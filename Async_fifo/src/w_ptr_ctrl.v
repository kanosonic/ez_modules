==> flow/design.v <==
module bin2gray(
	input [6:0]  binary_format,
	output [6:0] gray_format
);
	reg [6:0] gray_format_r;
	assign gray_format = gray_format_r;
	always @(*) begin
		gray_format_r = binary_format ^ (binary_format >> 1);
	end
endmodule
module gray2bin(
	input [6:0] gray_format,
	output [6:0]  binary_format
);
	reg [6:0] binary_format_r;
	assign binary_format = binary_format_r;
	integer i;
	always @(*) begin
		binary_format_r[6] = gray_format[6];
		for (i = 5; i >= 0; i = i - 1) begin
			binary_format_r[i] = binary_format_r[i + 1] ^ gray_format[i];
		end
	end
endmodule
module w_ptr_ctrl(
	input w_rst,
	input w_clk,
	input w_en,
	input [6:0]	r_ptr_g_sync,
	output w_full,
	output [6:0]	w_ptr_g,	 
	output [5:0]	w_addr
);
	reg[6:0] w_ptr_b;
	reg[6:0] w_ptr_b_next;  
	reg w_full_r;
	assign w_addr =  w_ptr_b[5:0];
	assign w_full = w_full_r;
	wire [6:0] r_ptr_b_sync;
	gray2bin u_gray2bin(
		.gray_format   	(r_ptr_g_sync ),
		.binary_format 	(r_ptr_b_sync )
	);
	bin2gray u_bin2gray(
		.binary_format 	(w_ptr_b  ),
		.gray_format   	(w_ptr_g  )
	);
	always @(*) begin
		w_ptr_b_next = w_ptr_b + 1'b1;
	end
	always @(posedge w_clk or posedge w_rst) begin
		if(w_rst)begin
			w_ptr_b   		<= 'd0;
			w_full_r  		<= 'd0;
		end	else begin
			w_full_r  <= (r_ptr_b_sync[6] ^ w_ptr_b_next[6]) && (r_ptr_b_sync[5:0] == w_ptr_b_next[5:0]) || (r_ptr_b_sync[6] ^ w_ptr_b[6]) && (r_ptr_b_sync[5:0] == w_ptr_b[5:0]);
			w_ptr_b		<= (w_en && (!w_full_r))	?	(w_ptr_b + 'd1)	: 	w_ptr_b;
		end
	end
endmodule  
=== From RTL to reports: w_ptr_ctrl ===
Tool output for the design above, in the order of the flow.
Lines are those of the file above, counted from 1.
The mark n/a stands for no value.

* Top: w_ptr_ctrl
* Clock input: w_clk
* Cell library: sky130hd
* Library corner: tt_025C_1v80

=== After elaboration ===
Source: Yosys, flattened and elaborated, memories not mapped. Widths are those after wreduce; folded enables and synchronous resets count as part of the registers. Registers that Yosys merges into a memory's read port (data or address) are not register bits. Print and check cells do not count.

* Register bits: 8
* Bits in latches: 0
* Bits in writable memories: 0
* Bits in read-only memories: 0
* Clocked read ports x word width: 0
* Memory cells: 0
* Word-level cells: 20

* Add/sub/neg operators: 2
* Multipliers: 0
* Divide/modulo/power cells: 0
* $lt $le $gt $ge: 0
* Equality and inequality tests: 2
* Shift-type cells: 0
* Muxes and demuxes: 0
* Bitwise operators: 9
* Reductions and logical operators: 5

{| class="wikitable"
|+ Operators with widths
! operator !! number
|-
| adder 7 x 1 -> 7 bit with constant B || 2
|-
| equality test 6 bit || 2
|-
| bitwise XOR 1 bit || 8
|-
| bitwise XOR 7 x 6 -> 7 bit || 1
|-
| logical AND 1 bit || 3
|-
| logical OR 1 bit || 1
|-
| zero test 1 bit || 1
|}

=== Longest topological paths ===
Depth = most cells in a row (Yosys ltp): at word level without a register or memory, in the mapped netlist without a sequential cell, where the memories' decode and read muxes count.

* Word-level depth: 9
* ABC_AREA: 0
* Depth in mapped cells: 7

=== Synthesis result ===
The flow's flattened synthesis, as Yosys stat reports it; memories are mapped. The netlist is that of the ABC_AREA named above (0 if unset); the other value can give another one.

* Cell count: 86
* Chip area (Yosys): 0.000797 mm²
* Mapped flip-flops: 8

{| class="wikitable"
|+ Cells by type
! cell type !! number
|-
| sky130_fd_sc_hd__dfrtp_1 || 8
|-
| sky130_fd_sc_hd__xnor2_1 || 15
|-
| sky130_fd_sc_hd__xor2_1 || 10
|-
| sky130_fd_sc_hd__ha_1 || 5
|-
| sky130_fd_sc_hd__nand2b_1 || 4
|-
| sky130_fd_sc_hd__nand3_1 || 5
|-
| sky130_fd_sc_hd__xnor3_2 || 1
|-
| sky130_fd_sc_hd__xor3_1 || 1
|-
| sky130_fd_sc_hd__mux2i_1 || 2
|-
| sky130_fd_sc_hd__nand2_1 || 5
|-
| sky130_fd_sc_hd__nand4_1 || 3
|-
| sky130_fd_sc_hd__clkbuf_1 || 4
|-
| sky130_fd_sc_hd__nor2_1 || 4
|-
| sky130_fd_sc_hd__nor3_1 || 3
|-
| sky130_fd_sc_hd__and3_1 || 2
|-
| sky130_fd_sc_hd__nor2b_1 || 2
|-
| sky130_fd_sc_hd__mux2_2 || 1
|-
| sky130_fd_sc_hd__a2111oi_0 || 1
|}

Not listed: further types 10, cells in them 10.
The figures by module come from a second, unflattened synthesis with its own total; it is not the netlist above.

* Cell total of the unflattened synthesis: 81
* Area (unflattened synthesis): 0.0008295 mm²

Each row is one instance without its submodules.

{| class="wikitable"
|+ By module
! module !! instances !! cells !! area (mm²)
|-
| w_ptr_ctrl || 1 || 65 || 0.0006156
|-
| gray2bin || 1 || 9 || 0.0001539
|-
| bin2gray || 1 || 7 || 0.0000601
|}

=== Worst setup path after synthesis ===
Path of least setup slack by OpenSTA after synthesis, without wires, with an ideal clock, recovery checks aside; 20% of the period is set as input and as output delay. Where synthesis merged equal registers, the netlist keeps one of their names.

* Path kind: input port to flip-flop
* Start point: in r_ptr_g_sync[6]
* End point: reg w_full_r
* Clock period: 2110 ps
* External input delay: 422 ps
* Setup time: 130 ps
* Time at the first pin: 422 ps
* Data arrival time: 1675 ps
* Slack: 304 ps
* Path delay: 1383 ps
* Driving pins on the path: 5
* Period reached after synthesis: 1806 ps

"path delay" = arrival - input delay + setup time.
"driving pins on the path" counts driving pins, that of a launching flip-flop among them; a cell with two outputs on the path counts twice.
"period reached after synthesis" = period - worst setup slack (recovery checks aside). The figure is calculated, with input and output delays left at 20% of the set period.
The rows between start and end are the longest chain of elaborated cells between them; the timing report does not say that the signal goes this way. Where chains are equally long, one stands for them.
Each line given opens the expression or statement behind the cell; cells for indexed reads and writes are added by Yosys, which also makes memories of some case tables.

* Cell sequence: sky130_fd_sc_hd__xnor3_2 sky130_fd_sc_hd__xor3_1 sky130_fd_sc_hd__and3_1 sky130_fd_sc_hd__o221ai_1 sky130_fd_sc_hd__o31ai_1
* Length of the longest elaborated chain: 9
* Elaborated cells between the ends (all ways): 13

{| class="wikitable"
|+ RTL lines, path after synthesis
! item !! RTL line !! source
|-
| from (decl) || 29 || <nowiki>input [6:0] r_ptr_g_sync,</nowiki>
|-
| bitwise XOR 1 bit x6 || 21 || <nowiki>binary_format_r[i] = binary_format_r[i + 1] ^ gray_format[i];</nowiki>
|-
| equality test 6 bit || 56 || <nowiki>w_full_r <= (r_ptr_b_sync[6] ^ w_ptr_b_next[6]) && (r_ptr_b_sync[5:0] == w_ptr_b_next[5:0]) || (r_ptr_b_sync[6 ...</nowiki>
|-
| logical AND 1 bit || 56 ||
|-
| logical OR 1 bit || 56 ||
|-
| to (assign) || 54 || <nowiki>w_full_r <= 'd0;</nowiki>
|-
| to (assign) || 56 ||
|-
| to (decl) || 36 || <nowiki>reg w_full_r;</nowiki>
|}

=== Timing after layout ===
From the final timing report of run 2: the path of least setup slack in the routed layout; clock arrival at registers is part of the times.
The path's times are printed in steps of 10 ps; the period is the one set.

* Path kind: flip-flop to flip-flop
* Start point: reg w_ptr_b[1]
* End point: reg w_full_r
* Clock period: 1240 ps
* Setup time: 90 ps
* Time at the first pin: 260 ps
* Data arrival time: 1740 ps
* Slack: -340 ps
* Driving pins on the path: 7

The rows between start and end are the longest chain of elaborated cells between them; the timing report does not say that the signal goes this way. Where chains are equally long, one stands for them.

* Cell sequence: sky130_fd_sc_hd__dfrtp_2 sky130_fd_sc_hd__ha_4 sky130_fd_sc_hd__nand3b_1 sky130_fd_sc_hd__o41ai_1 sky130_fd_sc_hd__a2111oi_2 sky130_fd_sc_hd__nand4_1 sky130_fd_sc_hd__o31ai_1
* Length of the longest elaborated chain: 4
* Elaborated cells between the ends (all ways): 7

{| class="wikitable"
|+ RTL lines, path post-layout
! item !! RTL line !! source
|-
| from (decl) || 34 || <nowiki>reg[6:0] w_ptr_b;</nowiki>
|-
| from (assign) || 53 || <nowiki>w_ptr_b <= 'd0;</nowiki>
|-
| from (assign) || 57 || <nowiki>w_ptr_b <= (w_en && (!w_full_r)) ? (w_ptr_b + 'd1) : w_ptr_b;</nowiki>
|-
| adder 7 x 1 -> 7 bit || 49 || <nowiki>w_ptr_b_next = w_ptr_b + 1'b1;</nowiki>
|-
| bitwise XOR 1 bit || 56 || <nowiki>w_full_r <= (r_ptr_b_sync[6] ^ w_ptr_b_next[6]) && (r_ptr_b_sync[5:0] == w_ptr_b_next[5:0]) || (r_ptr_b_sync[6 ...</nowiki>
|-
| logical AND 1 bit || 56 ||
|-
| logical OR 1 bit || 56 ||
|-
| to (assign) || 54 || <nowiki>w_full_r <= 'd0;</nowiki>
|-
| to (assign) || 56 ||
|-
| to (decl) || 36 || <nowiki>reg w_full_r;</nowiki>
|}

Hand-over note for w_ptr_ctrl

Top module w_ptr_ctrl; platform sky130hd; tools Yosys and OpenROAD; 2 stored runs in no particular order. Input and output delays are each 20% of the period that was set; the output load is 0.01 pF.
"clock period achieved" means the clock period less the worst setup slack. The figure is calculated, with input and output delays left at 20% of the set period.
"worst path time" is the time allowed to the run's worst setup path (the clock period less input and output delay, where it has them) less its slack. Clock arrival times count: a late capture clock shortens it, a late launch clock lengthens it.
"power consumption": no workload was simulated; the value follows from the tool's default switching activity.
"worst path time" is known to 10 ps.

=== Run 1 ===
{| class="wikitable"
! Setting !! Value
|-
| period_ns || 1.48
|-
| CORE_UTILIZATION || 71
|-
| SETUP_SLACK_MARGIN || 0.1
|-
| PLACE_DENSITY_LB_ADDON || 0.18
|-
| CORE_ASPECT_RATIO || 1.53
|-
| CORE_MARGIN || 4
|-
| TNS_END_PERCENT || 20
|-
| ABC_AREA || 1
|-
| CTS_CLUSTER_DIAMETER || 23
|-
| MAX_ROUTING_LAYER || met4
|-
| CAP_MARGIN || 20
|-
| SLEW_MARGIN || 20
|}
Stopped before the end: floorplanning reported PDN-0185.

=== Run 2 ===
{| class="wikitable"
! Setting !! Value
|-
| period_ns || 1.24
|-
| CORE_UTILIZATION || 33
|-
| CORE_ASPECT_RATIO || 0.71
|-
| CELL_PAD_IN_SITES_DETAIL_PLACEMENT || 0
|-
| GPL_ROUTABILITY_DRIVEN || 1
|-
| CTS_CLUSTER_DIAMETER || 116
|-
| CAP_MARGIN || 10
|-
| SLEW_MARGIN || 20
|-
| CORE_MARGIN || 2
|-
! Result !! Value
|-
| Die footprint || 0.0028302 mm²
|-
| Post-synthesis cell area || 0.000797 mm²
|-
| Clock period achieved || 1581 ps
|-
| Standard-cell area after layout || 0.0014727 mm²
|-
| Power consumption || 3963 uW
|-
| Setup TNS || -1407 ps
|-
| Final design utilization || 66.7 %
|-
| Worst setup slack after layout || -341 ps
|-
| Worst path time || 1580 ps
|-
| Critical path type || flip-flop to flip-flop
|}

End of note.
