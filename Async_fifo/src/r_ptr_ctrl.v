==> flow/design.v <==
module bin2gray(
	input [6:0]  binary_format,
	output [6:0] gray_format
);
	reg [6:0] gray_format_r;
	assign gray_format = gray_format_r;
	always @(*) begin
		gray_format_r = binary_format ^ (binary_format >> 1);
	end
endmodule
module gray2bin(
	input [6:0] gray_format,
	output [6:0]  binary_format
);
	reg [6:0] binary_format_r;
	assign binary_format = binary_format_r;
	integer i;
	always @(*) begin
		binary_format_r[6] = gray_format[6];
		for (i = 5; i >= 0; i = i - 1) begin
			binary_format_r[i] = binary_format_r[i + 1] ^ gray_format[i];
		end
	end
endmodule
module r_ptr_ctrl(
	input r_rst,
	input r_clk,
	input r_en,
	input [6:0]	w_ptr_g_sync,
	output r_empty,
	output [6:0]	r_ptr_g,	 
	output [5:0]	r_addr
);
	reg[6:0] r_ptr_b;
	reg[6:0] r_ptr_b_next;  
	reg r_empty_r;
	assign r_addr =  r_ptr_b[5:0];
	assign r_empty = r_empty_r;
	wire [6:0] w_ptr_b_sync;
	gray2bin u_gray2bin(
		.gray_format   	(w_ptr_g_sync ),
		.binary_format 	(w_ptr_b_sync )
	);
	bin2gray u_bin2gray(
		.binary_format 	(r_ptr_b  ),
		.gray_format   	(r_ptr_g  )
	);
	always @(*) begin
		r_ptr_b_next = r_ptr_b + 1'b1;
	end
	always @(posedge r_clk or posedge r_rst) begin
		if(r_rst)begin
			r_ptr_b   		<= 'd0;
			r_empty_r  		<= 'd0;
		end	else begin
			r_empty_r  <= (w_ptr_b_sync == r_ptr_b_next) || (w_ptr_b_sync == r_ptr_b);
			r_ptr_b	   <= (r_en && (!r_empty_r))	?	(r_ptr_b +'d1) : r_ptr_b;
		end
	end
endmodule  
======== Tool chain data of r_ptr_ctrl ========
What the tools print for r_ptr_ctrl, step after step.
Line numbers count from 1 in the design file above.
Library cell names are shortened.
Not given: n/a
design
  top ..................................... r_ptr_ctrl
  clock ................................... r_clk
  standard-cell library ................... sky130hd
  library corner .......................... tt_025C_1v80

======== After elaboration ========
Yosys after proc, flatten, opt, wreduce and memory -nomap, before mapping. Enables and synchronous resets that opt folds into registers are not counted as muxes. Memory bits, and registers merged into a memory's read port (data or address), are not among the register bits. Print and check cells are not counted.
operators by class
  add/subtract/negate cells ............... 2
  eq/ne operators ......................... 2
  bitwise gates (word level) .............. 7
  reduce/logical cells .................... 3
operator list
  kind                                                    number
  7-bit by 1-bit adder with 7-bit output with constant B  2
  7-bit == test                                           2
  7-bit by 6-bit bitwise XOR with 7-bit output            1
  1-bit bitwise XOR                                       6
  1-bit logical AND                                       1
  1-bit logical OR                                        1
  1-bit zero test                                         1
storage and ports
  flip-flop bits (word level) ............. 8
  input port bits ......................... 10
  output and inout bits ................... 14
  word-level cells ........................ 16

======== Longest topological paths ========
Depth = most cells in a row (Yosys ltp): at word level without a register or memory, in the mapped netlist without a sequential cell, where the memories' decode and read muxes count.
logic depth
  depth in word-level cells ............... 8
  ABC_AREA ................................ 0
  depth in mapped cells ................... 7
  depth with buffers taken out ............ 7

======== Synthesis result ========
Yosys stat after the flow's synthesis: flattened, memories mapped to cells. It holds for the ABC_AREA given above (unset counts as 0); a run with the other value may have another netlist.
cell types
  type      number  area in all (µm²)
  dfrtp_1   8       200.192
  xnor2_1   14      122.618
  xor2_1    8       70.067
  ha_1      5       62.56
  nand3_1   8       40.038
  xnor2_2   2       32.531
  a211oi_1  2       15.014
  clkbuf_1  4       15.014
  nand2b_1  2       12.512
  nand4_1   2       12.512
  nor4_2    1       12.512
  or3_1     2       12.512
  mux2_2    1       11.261
  nand2_1   3       11.261
  o21ai_0   2       10.01
  nand4b_1  1       8.758
  o221ai_1  1       8.758
  buf_4     1       7.507
Other cell types: 7; their cells: 8.
mapped netlist
  standard cells after synthesis .......... 75
  synthesis area .......................... 708.2 µm²
  sequential part of the area ............. 200.2 µm²
  mapped flip-flops ....................... 8
  buffers ................................. 5
By module: a second synthesis without flattening, with its own total; a netlist apart from the flattened one above.
unflattened totals
  cells (unflattened synthesis) ........... 76
  area total of the unflattened synthesis .. 805.8 µm²
Each row is one instance without its submodules.
by module
  module      times used  cells  area (µm²)  seq. area (µm²)
  r_ptr_ctrl  1           60     591.8       200.2
  gray2bin    1           9      153.9       0.0
  bin2gray    1           7      60.1        0.0

======== Path before layout ========
Source: OpenSTA report_checks on the synthesized netlist (no wires, ideal clock, input and output delay 20% of the period each), path of least setup slack; recovery checks are left aside. Register names are those of the netlist, which keeps one name where synthesis merged equal registers.
timing after synthesis
  kind .................................... reg-to-reg
  start ................................... register r_ptr_b[2]
  end ..................................... register r_empty_r
  period .................................. 1.68 ns
  setup time .............................. 0.069 ns
  launch time at the first pin ............ 0.000 ns
  data arrival time ....................... 1.556 ns
  data required time ...................... 1.611 ns
  setup slack ............................. 0.055 ns
  path delay .............................. 1.625 ns
  stages .................................. 8
  buffers on the path ..................... 0
  period reached after synthesis .......... 1.625 ns
"path delay" = arrival - input delay + setup time.
"stages": output pins that drive a net of the path, with the launching flip-flop's if there is one; two outputs of one cell count as two.
"period reached after synthesis" is the clock period less the worst setup slack; recovery checks do not enter. This is arithmetic on one report: input and output delays are still those of the set period (20% each).
Between the ends stands the longest chain of elaborated cells between them, by number of cells; it is not shown to be the way that was timed. Of several equally long chains one is given.
A line is the first line of the expression or statement that the cell stems from. Yosys adds cells for indexed reads and writes and turns some case tables into memories.
on the way, after synthesis
  cell sequence ........................... dfrtp_1 -> ha_1 -> nand2_1 -> xor2_1 -> xnor2_1 -> nor4_2 -> o221ai_1 -> nand3_1
  length of the longest elaborated chain .. 3
  elaborated cells on any way between the ends .. 4
  source lines of those cells ............. 2
  classes of those cells .................. 1 x add/sub; 2 x eq/ne; 1 x reduce/logical
ends and longest elaborated chain, after synthesis
  element                                 RTL line  text
  start: declaration                      34        reg[6:0] r_ptr_b;
  start: assignment                       53        r_ptr_b <= 'd0;
  start: assignment                       57        r_ptr_b <= (r_en && (!r_empty_r)) ? (r_ptr_b +'d1) : r_ptr_b;
  7-bit by 1-bit adder with 7-bit output  49        r_ptr_b_next = r_ptr_b + 1'b1;
  7-bit == test                           56        r_empty_r <= (w_ptr_b_sync == r_ptr_b_next) || (w_ptr_b_sync == r_ptr_b);
  1-bit logical OR                        56
  end: assignment                         54        r_empty_r <= 'd0;
  end: assignment                         56
  end: declaration                        36        reg r_empty_r;

## Implementation results

r_ptr_ctrl on sky130hd: 2 stored runs with different settings, listed in no order. Input and output delays are each 20% of the period that was set; the output load is 0.01 pF.

======== run 1 ========
==> flow/run.sh <==
#!/bin/bash
# the make line also repeats the synthesis and layout settings of config.mk as NAME=value (left out here)
make -C /OpenROAD-flow-scripts/flow DESIGN_CONFIG=/design/flow/config.mk WORK_HOME=/design/flow/orfs CLKGATE_MAP_FILE= finish
==> flow/config.mk <==
export PLATFORM = sky130hd
export DESIGN_NAME = r_ptr_ctrl
export DESIGN_NICKNAME = r_ptr_ctrl
export VERILOG_FILES = /design/flow/design.v
export SDC_FILE = /design/flow/constraint.sdc
export NUM_CORES = 4
export LEC_CHECK = 0
export CAP_MARGIN = 20
export CELL_PAD_IN_SITES_GLOBAL_PLACEMENT = 1
export CORE_MARGIN = 2
export CORE_UTILIZATION = 52
export CTS_CLUSTER_SIZE = 83
export GPL_ROUTABILITY_DRIVEN = 0
export PLACE_DENSITY_LB_ADDON = 0.14
export SETUP_SLACK_MARGIN = 0.06
export SLEW_MARGIN = 20
export TNS_END_PERCENT = 10
==> flow/constraint.sdc <==
create_clock -name core_clock -period 1.09 [get_ports {r_clk}]
set_input_delay 0.2180 -clock core_clock [delete_from_list [all_inputs] [get_ports {r_clk}]]
set_output_delay 0.2180 -clock core_clock [all_outputs]
set_load 0.01 [all_outputs]

-------- run 1 --------
  unfinished; error FLW-0024 in placement

======== run 2 ========
==> flow/run.sh <==
#!/bin/bash
# the make line also repeats the synthesis and layout settings of config.mk as NAME=value (left out here)
make -C /OpenROAD-flow-scripts/flow DESIGN_CONFIG=/design/flow/config.mk WORK_HOME=/design/flow/orfs CLKGATE_MAP_FILE= finish
==> flow/config.mk <==
export PLATFORM = sky130hd
export DESIGN_NAME = r_ptr_ctrl
export DESIGN_NICKNAME = r_ptr_ctrl
export VERILOG_FILES = /design/flow/design.v
export SDC_FILE = /design/flow/constraint.sdc
export NUM_CORES = 4
export LEC_CHECK = 0
export CAP_MARGIN = 20
export CELL_PAD_IN_SITES_DETAIL_PLACEMENT = 1
export CELL_PAD_IN_SITES_GLOBAL_PLACEMENT = 1
export CORE_MARGIN = 3
export CORE_UTILIZATION = 61
export CTS_CLUSTER_DIAMETER = 236
export MAX_ROUTING_LAYER = met4
export PLACE_DENSITY_LB_ADDON = 0.12
export SLEW_MARGIN = 40
==> flow/constraint.sdc <==
create_clock -name core_clock -period 2.77 [get_ports {r_clk}]
set_input_delay 0.5540 -clock core_clock [delete_from_list [all_inputs] [get_ports {r_clk}]]
set_output_delay 0.5540 -clock core_clock [all_outputs]
set_load 0.01 [all_outputs]

-------- run 2 --------
  unfinished; error FLW-0024 in placement
