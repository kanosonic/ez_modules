==> flow/design.v <==
module FIR #(
	parameter DATA_WIDTH  = 17,	 
	parameter COEFF_WIDTH = 17,	 
	parameter CAL_BIT_WIDTH = (DATA_WIDTH > COEFF_WIDTH) ? DATA_WIDTH : COEFF_WIDTH,
	parameter N_TAPS      = 16  
) (
	input clk,
	input rst_n,
	input signed [DATA_WIDTH - 1:0] data_in,
	output reg signed [(CAL_BIT_WIDTH * 2) - 2:0] data_out
);
reg signed [COEFF_WIDTH-1:0] coeffs [0:N_TAPS-1];
initial begin
	coeffs[0]  =  -17'sd177;
	coeffs[1]  =  -17'sd736;
	coeffs[2]  =  -17'sd1687;
	coeffs[3]  =  -17'sd1463;
	coeffs[4]  =  17'sd2781;
	coeffs[5]  =  17'sd12306;
	coeffs[6]  =  17'sd24297;
	coeffs[7]  =  17'sd32767;
	coeffs[8]  =  17'sd32767;
	coeffs[9]  =  17'sd24297;
	coeffs[10] =  17'sd12306;
	coeffs[11] =  17'sd2781;
	coeffs[12] = -17'sd1463;
	coeffs[13] = -17'sd1687;
	coeffs[14] = -17'sd736;
	coeffs[15] = -17'sd177;
end
	reg signed [DATA_WIDTH - 1:0] shift_reg [0:N_TAPS-1];
	integer i;
	initial begin
		for (i = 0; i < N_TAPS; i = i + 1) begin
			shift_reg[i] = 0;
		end
	end
	always @(posedge clk or negedge rst_n) begin
		if (!rst_n) begin
			for (i = 0; i < N_TAPS; i = i + 1) begin
				shift_reg[i] <= 0;
			end
		end else begin
			for (i = N_TAPS-1; i > 0; i = i - 1) begin
				shift_reg[i] <= shift_reg[i-1];
			end
			shift_reg[0] <= data_in;
		end
	end
	wire signed [(CAL_BIT_WIDTH * 2) - 2:0] mult_results [0:N_TAPS-1];
	genvar j;
	generate
		for (j = 0; j < N_TAPS; j = j + 1) begin : mult_accum
			Multiplier_nbit_signed #(
				.BIT_WIDTH(CAL_BIT_WIDTH)
			) multiplier_inst (
				.clk(clk),
				.rst_n(rst_n),
				.a(shift_reg[j]),
				.b(coeffs[j]),
				.product(mult_results[j])
			);
		end
	endgenerate	
	reg signed [(CAL_BIT_WIDTH * 2) + $clog2(N_TAPS) - 1:0] sum;
always @(*) begin
    sum = 0;
    for (i = 0; i < N_TAPS; i = i + 1) begin
        sum = sum + mult_results[i];
    end
end
always @(posedge clk or negedge rst_n) begin
    if (!rst_n) begin
        data_out <= 0;
    end else begin
        data_out <= sum; 
    end
end
endmodule
module Multipler_binary_unsigned (
    input clk,
    input rstn,
    input      [1:0] a,
    input      [1:0] b,
    output reg [3:0] q
);
  wire [4:0] res_rom[0:15];
  assign res_rom[4'b0000] = 4'b0000;
  assign res_rom[4'b0001] = 4'b0000;
  assign res_rom[4'b0010] = 4'b0000;
  assign res_rom[4'b0011] = 4'b0000;
  assign res_rom[4'b0100] = 4'b0000;
  assign res_rom[4'b0101] = 4'b0001;
  assign res_rom[4'b0110] = 4'b0010;
  assign res_rom[4'b0111] = 4'b0011;
  assign res_rom[4'b1000] = 4'b0000;
  assign res_rom[4'b1001] = 4'b0010;
  assign res_rom[4'b1010] = 4'b0100;
  assign res_rom[4'b1011] = 4'b0110;
  assign res_rom[4'b1100] = 4'b0000;
  assign res_rom[4'b1101] = 4'b0011;
  assign res_rom[4'b1110] = 4'b0110;
  assign res_rom[4'b1111] = 4'b1001;
  always @(posedge clk) begin
    if (!rstn) begin
      q <= 4'b0;
    end else begin
      q <= res_rom[{a, b}];
    end
  end
endmodule
module Multiplier_nbit_signed #(
	parameter BIT_WIDTH = 17	 
) (
	input clk,
	input rst_n,
	input signed [BIT_WIDTH - 1:0] a,
	input signed [BIT_WIDTH - 1:0] b,
	output reg signed [(BIT_WIDTH * 2) - 2:0] product
);
	wire [BIT_WIDTH - 2:0] a_unsigned;
	wire [BIT_WIDTH - 2:0] b_unsigned;
	wire [(BIT_WIDTH * 2) - 3:0] product_unsigned;
	Signed2Unsigned #(
		.BIT_WIDTH(BIT_WIDTH)
	) signed_to_unsigned_a (
		.a(a),
		.a_unsigned(a_unsigned)
	);			
	Signed2Unsigned #(
		.BIT_WIDTH(BIT_WIDTH)
	) signed_to_unsigned_b (
		.a(b),
		.a_unsigned(b_unsigned)
	);			
	multiplier_nbit_unsigned #(
		.BITWIDTH_INPUT 	(BIT_WIDTH - 1))
	u_multiplier_nbit_unsigned(
		.clk  	(clk   ),
		.rstn 	(rstn  ),
		.a    	(a_unsigned    	 	),
		.b    	(b_unsigned     	),
		.q    	(product_unsigned   )
	);
	always @(posedge clk or negedge rst_n) begin
		if (!rst_n) begin
			product <= 0;
		end else begin
			product <= {{a[BIT_WIDTH - 1] ^ b[BIT_WIDTH - 1]}, product_unsigned};
		end
	end
endmodule
module multiplier_nbit_unsigned #(
    parameter BITWIDTH_INPUT = 16   
) (
    input clk,
    input rstn,
    input  [      BITWIDTH_INPUT - 1:0] a,
    input  [      BITWIDTH_INPUT - 1:0] b,
    output [(BITWIDTH_INPUT * 2) - 1:0] q
);
  generate
    if (BITWIDTH_INPUT > 2) begin : g_normal_mul
      reg [(BITWIDTH_INPUT * 2) - 1:0] q_buf;
      assign q = q_buf;
      wire [(BITWIDTH_INPUT / 2) - 1:0] a_h;
      wire [(BITWIDTH_INPUT / 2) - 1:0] a_l;
      wire [(BITWIDTH_INPUT / 2) - 1:0] b_h;
      wire [(BITWIDTH_INPUT / 2) - 1:0] b_l;
      assign a_h = a[BITWIDTH_INPUT-1:(BITWIDTH_INPUT/2)];
      assign a_l = a[(BITWIDTH_INPUT/2)-1:0];
      assign b_h = b[BITWIDTH_INPUT-1:(BITWIDTH_INPUT/2)];
      assign b_l = b[(BITWIDTH_INPUT/2)-1:0];
      wire [BITWIDTH_INPUT-1:0] q_bl_hh;
      multiplier_nbit_unsigned #(
          .BITWIDTH_INPUT(BITWIDTH_INPUT / 2)
      ) multiplier_nbit_unsigned_hh_inst (
          .clk (clk),
          .rstn(rstn),
          .a(a_h),
          .b(b_h),
          .q(q_bl_hh)
      );
      wire [BITWIDTH_INPUT-1:0] q_bl_hl;
      multiplier_nbit_unsigned #(
          .BITWIDTH_INPUT(BITWIDTH_INPUT / 2)
      ) multiplier_nbit_unsigned_hl_inst (
          .clk (clk),
          .rstn(rstn),
          .a(a_h),
          .b(b_l),
          .q(q_bl_hl)
      );
      wire [BITWIDTH_INPUT-1:0] q_bl_lh;
      multiplier_nbit_unsigned #(
          .BITWIDTH_INPUT(BITWIDTH_INPUT / 2)
      ) multiplier_nbit_unsigned_lh_inst (
          .clk (clk),
          .rstn(rstn),
          .a(a_l),
          .b(b_h),
          .q(q_bl_lh)
      );
      wire [BITWIDTH_INPUT-1:0] q_bl_ll;
      multiplier_nbit_unsigned #(
          .BITWIDTH_INPUT(BITWIDTH_INPUT / 2)
      ) multiplier_nbit_unsigned_ll_inst (
          .clk (clk),
          .rstn(rstn),
          .a(a_l),
          .b(b_l),
          .q(q_bl_ll)
      );
      reg [(BITWIDTH_INPUT * 2) - 1:0] q_buf_0;
      always @(posedge clk) begin
        if (!rstn) begin
          q_buf_0 <= {(2 * BITWIDTH_INPUT) {1'b0}};
        end else begin
          q_buf_0 <= {q_bl_hh, {(BITWIDTH_INPUT) {1'b0}}} + {q_bl_hl, {(BITWIDTH_INPUT / 2) {1'b0}}};
        end
      end
      reg [(BITWIDTH_INPUT * 2) - 1:0] q_buf_1;
      always @(posedge clk) begin
        if (!rstn) begin
          q_buf_1 <= {(2 * BITWIDTH_INPUT) {1'b0}};
        end else begin
          q_buf_1 <= {q_bl_lh, {(BITWIDTH_INPUT / 2) {1'b0}}} + q_bl_ll;
        end
      end
      always @(posedge clk) begin
        if (!rstn) begin
          q_buf <= {(2 * BITWIDTH_INPUT) {1'b0}};
        end else begin
          q_buf <= q_buf_0 + q_buf_1;
        end
      end
    end else begin : g_b2_mul
	Multipler_binary_unsigned mult_inst (
		.clk(clk),
		.rstn(rstn),
		.a(a),
		.b(b),
		.q(q)
	);
    end
  endgenerate
endmodule
module Signed2Unsigned #(
	parameter BIT_WIDTH = 17	 
) (
	input signed [BIT_WIDTH - 1:0] a,
	output reg [BIT_WIDTH - 2:0] a_unsigned
);
	always @(*) begin
		if (a < 0) begin
			a_unsigned = ~a[BIT_WIDTH - 2:0] + 1'b1;  
		end else begin
			a_unsigned = a[BIT_WIDTH - 2:0];  
		end
	end
endmodule
# --- From RTL to reports: FIR ---
# The steps from the RTL of FIR to its reports follow in flow order.
# Line numbers count from 1 in the design file above.
# Library cell names are shortened.
design:
  design: "FIR"
  clock: "clk"
  library: "sky130hd"
  pvt_corner: "tt_025C_1v80"

# --- Word level ---
# Source: Yosys, flattened and elaborated. Widths are those after wreduce; folded enables and synchronous resets count as part of the registers. Registers that Yosys merges into a memory's read port (data or address) are not register bits. Print and check cells do not count. Equal cells are merged and count once.
# Yosys's memory passes give these memory sizes; they may raise the number of words (mostly to a power of two), join words into wider ones and drop unused or constant bits.
bits:
  ff_bits: 15681
  latch_bits: 0
  ram_bits: 0
  romBits: 272
  mem_count: 1
  inputBits: 19
  output_inout_bits: 33
op_classes:
  n_addsub: 1055
  mul: 0
  div_mod_pow: 0
  cmp: 32
  n_eq: 15360
  n_shift: 0
  muxes: 1056
  n_logic: 48
  reduce_and_logical: 5120
memory_table:
  columns: ["memory", "size", "word_bits", "line_no", "rtl"]
  rows:
  - ["coeffs", 2, 136, 12, "reg signed [COEFF_WIDTH-1:0] coeffs [0:N_TAPS-1];"]
ops:
  columns: ["operator", "count"]
  rows:
  - ["equality test 4 bit (second input constant)", 8192]
  - ["parallel mux 4 bit (select 7 bit)", 1024]
  - ["equality test 4 x 3 -> 1 bit (second input constant)", 4096]
  - ["equality test 4 x 2 -> 1 bit (second input constant)", 2048]
  - ["OR reduction 7 bit", 1024]
  - ["OR reduction 2 bit", 3072]
  - ["equality test 4 x 1 -> 1 bit (second input constant)", 1024]
  - ["zero test 4 bit", 1024]
  - ["adder 8 x 6 -> 8 bit", 256]
  - ["adder 8 bit", 256]
  - ["adder 6 x 4 -> 7 bit", 256]
  - ["adder 16 x 12 -> 16 bit", 64]
  - ["adder 16 bit", 64]
  - ["adder 12 x 8 -> 13 bit", 64]
  - ["< comparator 17 x 1 -> 1 bit (second input constant)", 32]
  - ["adder 16 x 1 -> 16 bit (second input constant)", 32]
  - ["inverter 16 bit", 32]
  - ["adder 32 x 24 -> 32 bit", 16]
  - ["adder 32 bit", 16]
  - ["two-way mux 16 bit", 32]
  - ["adder 33 bit", 15]
  - ["adder 24 x 16 -> 25 bit", 16]
  - ["XOR 1 bit", 16]

# --- Logic depth ---
# Depth = most cells in a row (Yosys ltp): at word level without a register or memory, in the mapped netlist without a sequential cell, where the memories' decode and read muxes count.
depth:
  depth_word: 15
  abc_area: 0
  depth_mapped: 4

# --- Netlist ---
# The flow's flattened synthesis, as Yosys stat reports it; memories are mapped. The netlist is that of the ABC_AREA named above (0 if unset); the other value can give another one.
# Totals and module areas in this step are rounded.
synth_totals:
  cell_count: 89
  synth_area_um2: 1230
  sequential_area_um2: 826
  ff_cells: 33
  n_buf: 32
by_type:
  columns: ["cell_type", "count", "area_total_um2"]
  rows:
  - ["dfrtp_1", 33, 825.792]
  - ["buf_4", 32, 240.23]
  - ["xnor2_1", 14, 122.618]
  - ["inv_1", 8, 30.029]
  - ["xor2_1", 1, 8.758]
  - ["conb_1", 1, 3.754]
# By module: a second synthesis without flattening, with its own total; a netlist apart from the flattened one above.
unflattened:
  hier_cells: 58056
  hier_area_um2: 602000
# Rows give one instance, submodules left out.
modules:
  columns: ["mod", "n_inst", "n_cells", "area_um2", "mod_seq_area_um2"]
  rows:
  - ["multiplier_nbit_unsigned (BITWIDTH_INPUT=4)", 256, 87, 938, 420]
  - ["Multipler_binary_unsigned", 1024, 13, 128, 80.1]
  - ["multiplier_nbit_unsigned (BITWIDTH_INPUT=8)", 64, 192, 1930, 821]
  - ["multiplier_nbit_unsigned (BITWIDTH_INPUT=16)", 16, 403, 3880, 1620]
  - ["FIR", 1, 1672, 20800, 7630]
  - ["Multiplier_nbit_signed (BIT_WIDTH=17)", 16, 35, 838, 826]
  - ["Signed2Unsigned (BIT_WIDTH=17)", 32, 47, 333, 0.0]
  - ["multiplier_nbit_unsigned (BITWIDTH_INPUT=2)", 1024, 0, 0.0, 0.0]

# --- Path before layout ---
# OpenSTA on the mapped netlist: ideal clock, no wires. The path of least setup slack (recovery checks aside). Input and output delay are each 20% of the period. Register names are those of the netlist, which keeps one name where synthesis merged equal registers.
synth_timing:
  kind: "register -> register"
  startpoint: "reg (no name shown)"
  endpoint: "reg data_out[32]"
  tclk_ns: 1.3
  t_first_pin_ns: 0.000
  t_arrival_ns: 0.956
  required_time_ns: 1.220
  slack_ns: 0.264
  delay_ns: 1.036
  path_stages: 5
  period_less_setup_slack_ns: 1.036
# "delay_ns" = arrival - input delay + setup time.
# "path_stages" counts driving pins, that of a launching flip-flop among them; a cell with two outputs on the path counts twice.
# "period_less_setup_slack_ns" is the clock period less the worst setup slack; recovery checks do not enter. This is arithmetic on one report: input and output delays are still those of the set period (20% each).
# Between the ends stands the longest chain of elaborated cells between them, by number of cells; it is not shown to be the way that was timed. Of several equally long chains one is given.
# A line is the first line of the expression or statement that the cell stems from. Yosys adds cells for indexed reads and writes and turns some case tables into memories.
synth_via:
  cell_sequence: "dfrtp_1 xor2_1 xnor2_1 xnor2_1 xnor2_1"
  elab_chain_len: 3
  cone_cells: 3
  cone_lines: 1
synth_lines:
  columns: ["element", "line_no", "rtl"]
  rows:
  - ["start: declaration", 119, null]
  - ["start: assignment", 147, null]
  - ["start: assignment", 149, null]
  - ["adder 33 bit (3 in a row)", 69, "sum = sum + mult_results[i];"]
  - ["end: assignment", 74, "data_out <= 0;"]
  - ["end: assignment", 76, "data_out <= sum;"]
  - ["end: declaration", 10, "output reg signed [(CAL_BIT_WIDTH * 2) - 2:0] data_out"]

# --- Timing after layout ---
# From the final timing report of stored run 1: the path of least setup slack in the routed layout; clock arrival at registers is part of the times.
layout_timing:
  kind: "register -> output"
  startpoint: "reg data_out[32]"
  endpoint: "out data_out[32]"
  tclk_ns: 1.8
  output_delay_ns: 0.36
  t_first_pin_ns: 0.32
  t_arrival_ns: 0.96
  required_time_ns: 1.44
  slack_ns: 0.48
  path_stages: 2
layout_via:
  cell_sequence: "dfrtp_1 dlygate4sd2_1"
  elab_chain_len: 0
  cone_cells: 0
  cone_lines: 0
layout_lines:
  columns: ["element", "line_no", "rtl"]
  rows:
  - ["start: declaration", 10, "output reg signed [(CAL_BIT_WIDTH * 2) - 2:0] data_out"]
  - ["start: assignment", 74, "data_out <= 0;"]
  - ["start: assignment", 76, "data_out <= sum;"]
  - ["end: declaration", 10, null]

--- measured runs ---
Design FIR on sky130hd. What follows are 2 stored runs of the flow, each under its own settings; their order means nothing. The constraints put input and output delay at 20% of the set period each and load the outputs with 0.01 pF.
"achievedPeriod_ns" is the run's clock period less its worst setup slack. It is reckoned from that one timing run; input and output delays stay at 20% of the period that was set.
"worst_setup_path_time_ns" means the part of the period allowed to the worst setup path (the constraints hold back 20% at inputs and 20% at outputs) less its slack; where the path has registers, the arrival times of their clocks count too.
"final_power_mw" rests on the timing tool's default activity at the inputs, not on a simulated workload.
Measured values are rounded.

--- stored run 1 ---
==> flow/run.sh <==
#!/bin/bash
# the make line also repeats the synthesis and layout settings of config.mk as NAME=value (left out here)
make -C /OpenROAD-flow-scripts/flow DESIGN_CONFIG=/design/flow/config.mk WORK_HOME=/design/flow/orfs CLKGATE_MAP_FILE= finish
==> flow/config.mk <==
export PLATFORM = sky130hd
export DESIGN_NAME = FIR
export DESIGN_NICKNAME = FIR
export VERILOG_FILES = /design/flow/design.v
export SDC_FILE = /design/flow/constraint.sdc
export NUM_CORES = 4
export LEC_CHECK = 0
export CAP_MARGIN = 35
export CORE_MARGIN = 4
export CORE_UTILIZATION = 35
export CTS_CLUSTER_DIAMETER = 394
export CTS_CLUSTER_SIZE = 16
export MIN_ROUTING_LAYER = met2
export PLACE_DENSITY = 0.56
export SETUP_SLACK_MARGIN = 0.25
export SLEW_MARGIN = 20
export TNS_END_PERCENT = 85
==> flow/constraint.sdc <==
create_clock -name core_clock -period 1.8 [get_ports {clk}]
set_input_delay 0.3600 -clock core_clock [delete_from_list [all_inputs] [get_ports {clk}]]
set_output_delay 0.3600 -clock core_clock [all_outputs]
set_load 0.01 [all_outputs]

==> results, as YAML <==
results:
  achievedPeriod_ns: 1.316
  finalUtil_pct: 37.9
  final_power_mw: 1.46
  ws_setup_ns: 0.484
  post_synth_area_um2: 1230
  worst_setup_path_time_ns: 0.96
  worstPathKind: "register -> output"
  die_um2: 4530
  cell_area_final_um2: 1270
  tns_setup_ns: 0.000

--- stored run 2 ---
==> flow/run.sh <==
#!/bin/bash
# the make line also repeats the synthesis and layout settings of config.mk as NAME=value (left out here)
make -C /OpenROAD-flow-scripts/flow DESIGN_CONFIG=/design/flow/config.mk WORK_HOME=/design/flow/orfs CLKGATE_MAP_FILE= finish
==> flow/config.mk <==
export PLATFORM = sky130hd
export DESIGN_NAME = FIR
export DESIGN_NICKNAME = FIR
export VERILOG_FILES = /design/flow/design.v
export SDC_FILE = /design/flow/constraint.sdc
export NUM_CORES = 4
export LEC_CHECK = 0
export CAP_MARGIN = 20
export CORE_MARGIN = 2
export CORE_UTILIZATION = 40
export SLEW_MARGIN = 20
==> flow/constraint.sdc <==
create_clock -name core_clock -period 0.887 [get_ports {clk}]
set_input_delay 0.1774 -clock core_clock [delete_from_list [all_inputs] [get_ports {clk}]]
set_output_delay 0.1774 -clock core_clock [all_outputs]
set_load 0.01 [all_outputs]

==> results, as YAML <==
results:
  ws_setup_ns: -0.215
  tns_setup_ns: -0.307
  worst_setup_path_time_ns: 1.10
  worstPathKind: "register -> register"
  final_power_mw: 3.06
  die_um2: 3540
  cell_area_final_um2: 1300
  achievedPeriod_ns: 1.102
  post_synth_area_um2: 1230
  finalUtil_pct: 43.7
--- end ---
